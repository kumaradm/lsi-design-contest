==> flow/design.v <==
module sreg_sipo_9x16_bit
    #(parameter N_IN=9,
        parameter WIDTH=16) (
        input clk, rst, load,
        input [WIDTH-1:0] in_serial,
        input [N_IN*WIDTH-1:0] in_parallel,  
        output reg [N_IN*WIDTH-1:0] out_parallel  
    );
    reg [N_IN*WIDTH-1:0] sreg;     
    always @(posedge clk or posedge rst) begin
        if (rst) begin
            sreg <= 144'b0;
            out_parallel <= 144'b0;
        end else if (load) begin
            out_parallel <= sreg;
        end else begin
            sreg <= {sreg[N_IN*WIDTH-WIDTH-1:0], in_serial[WIDTH-1:0]};  
        end
    end
endmodule
[Step by step through the tools: sreg_sipo_9x16_bit]
Tool output for the design above, in the order of the flow.
Lines are those of the file above, counted from 1.
Library cell names are shortened.
The mark - stands for no value.
Inputs
  top module: sreg_sipo_9x16_bit
  clock input: clk
  standard-cell library: sky130hd
  timing corner: tt_025C_1v80

[After elaboration]
Source: Yosys, flattened and elaborated, memories not mapped. Widths are those after wreduce; folded enables and synchronous resets count as part of the registers. Registers that Yosys merges into a memory's read port (data or address) are not register bits. Print and check cells do not count. Equal cells are merged and count once.
Word-level totals
  register bits: 288
  output and inout port bits: 144
  cells after elaboration: 2

[Logic depth]
Depth = most cells in a row (Yosys ltp): at word level without a register or memory, in the mapped netlist without a sequential cell, where the memories' decode and read muxes count.
Depth
  depth after elaboration: 0
  ABC_AREA: 0
  depth in mapped cells: 4
  mapped depth without buffers: 1

[Mapped cells and area]
Source: synth_stat.txt of the flow (Yosys; design flattened, memories mapped). It holds for the ABC_AREA given above (unset counts as 0); a run with the other value may have another netlist.
Mapped netlist
  cell count: 609
  synthesis area: 10776.6 um^2
  mapped flip-flops: 288
Cell types
  dfrtp_1: count 288, total area 7.21E+03 um^2
  mux2_2: count 287, total area 3231.85 um^2
  buf_6: count 26, total area 292.781 um^2
  buf_2: count 6, total area 30.029 um^2
  mux2_1: count 1, total area 11.261 um^2
  inv_1: count 1, total area 3.754 um^2

[Timing after synthesis]
Path of least setup slack by OpenSTA after synthesis, without wires, with an ideal clock, recovery checks aside; 20% of the period is set as input and as output delay. Where synthesis merged equal registers, the netlist keeps one of their names.
Timing after synthesis
  kind: input port to flip-flop
  from: input port load
  to: register out_parallel[0]
  period: 1.06 ns
  input delay: 0.212 ns
  setup time: 0.125 ns
  launch time at the first pin: 0.212 ns
  arrival time: 0.929 ns
  required time: 0.935 ns
  setup slack: 0.006 ns
  path delay: 0.842 ns
  stages on the path: 4
  buffers on the path: 3
  synthesis period reached: 1.054 ns
"path delay" = arrival - input delay + setup time.
"stages on the path" counts driving pins, that of a launching flip-flop among them; a cell with two outputs on the path counts twice.
"synthesis period reached" = period - worst setup slack (recovery checks aside). The figure is calculated, with input and output delays left at 20% of the set period.
Between the ends, after synthesis
  path through: buf_6 > buf_6 > buf_6 > mux2_2
  cells in the longest elaborated chain: 0
  elaborated cells on any way between the ends: 0
  source lines of those cells: 0
RTL lines, path after synthesis
  from (decl): RTL line 4  | input clk, rst, load,
  to (assign): RTL line 13  | out_parallel <= 144'b0;
  to (assign): RTL line 15  | out_parallel <= sreg;
  to (decl): RTL line 7  | output reg [N_IN*WIDTH-1:0] out_parallel

[Worst path after layout]
From the final timing report of stored run 1: the path of least setup slack in the routed layout; clock arrival at registers is part of the times.
Timing post-layout
  kind: flip-flop to output port
  from: register out_parallel[68]
  to: output port out_parallel[68]
  period: 0.846 ns
  external output delay: 0.17 ns
  launch time at the first pin: 0.54 ns
  arrival time: 1.10 ns
  required time: 0.68 ns
  setup slack: -0.43 ns
  stages on the path: 2
  buffers on the path: 1
Between the ends, post-layout
  path through: dfrtp_1 > buf_2
  cells in the longest elaborated chain: 0
  elaborated cells on any way between the ends: 0
  source lines of those cells: 0
RTL lines, path post-layout
  from (decl): RTL line 7  | output reg [N_IN*WIDTH-1:0] out_parallel
  from (assign): RTL line 13  | out_parallel <= 144'b0;
  from (assign): RTL line 15  | out_parallel <= sreg;
  to (decl): RTL line 7

Memo
Re: implementation data of sreg_sipo_9x16_bit

sreg_sipo_9x16_bit through Yosys and OpenROAD on sky130hd: 2 stored runs, unordered, with their settings and measured results. The constraints put input and output delay at 20% of the set period each and load the outputs with 0.01 pF.
By "achieved clock period (ns)" is meant the clock period of the run minus its worst setup slack. This is arithmetic on one report: input and output delays are still those of the set period (20% each).
"worst setup path time (ns)" is the time allowed to the run's worst setup path (the clock period less input and output delay, where it has them) less its slack. Clock arrival times count: a late capture clock shortens it, a late launch clock lengthens it.
"finish__power__total": no workload was simulated; the value follows from the tool's default switching activity.

settings of stored run 1
{
  "period_ns": 0.846,
  "CORE_UTILIZATION": 34,
  "PLACE_DENSITY": 0.82,
  "CELL_PAD_IN_SITES_GLOBAL_PLACEMENT": 0,
  "TNS_END_PERCENT": 20,
  "CTS_CLUSTER_SIZE": 64,
  "CAP_MARGIN": 20,
  "CORE_MARGIN": 2,
  "SLEW_MARGIN": 20
}
report of stored run 1
yosys chip area after synthesis (um^2): 10776.6
finish__design__die__area: 33136.7
finish__design__instance__area__stdcell: 13982.2
finish__design__instance__utilization: 0.4454
finish__timing__setup__ws: -0.426
finish__timing__setup__tns: -56.619
finish__timing__hold__ws: 0.069
finish__power__total: 4.359e-02
achieved clock period (ns): 1.272
worst setup path time (ns): 1.10
worst setup path kind: flip-flop to output port

settings of stored run 2
{
  "period_ns": 1.91,
  "CORE_UTILIZATION": 64,
  "PLACE_DENSITY_LB_ADDON": 0.08,
  "CELL_PAD_IN_SITES_DETAIL_PLACEMENT": 2,
  "TNS_END_PERCENT": 90,
  "ABC_AREA": 0,
  "GPL_TIMING_DRIVEN": 0,
  "GPL_ROUTABILITY_DRIVEN": 1,
  "CTS_CLUSTER_SIZE": 21,
  "CTS_CLUSTER_DIAMETER": 86,
  "CAP_MARGIN": 15,
  "CORE_MARGIN": 2,
  "SLEW_MARGIN": 20
}
report of stored run 2: did not finish, place, DPL-0033
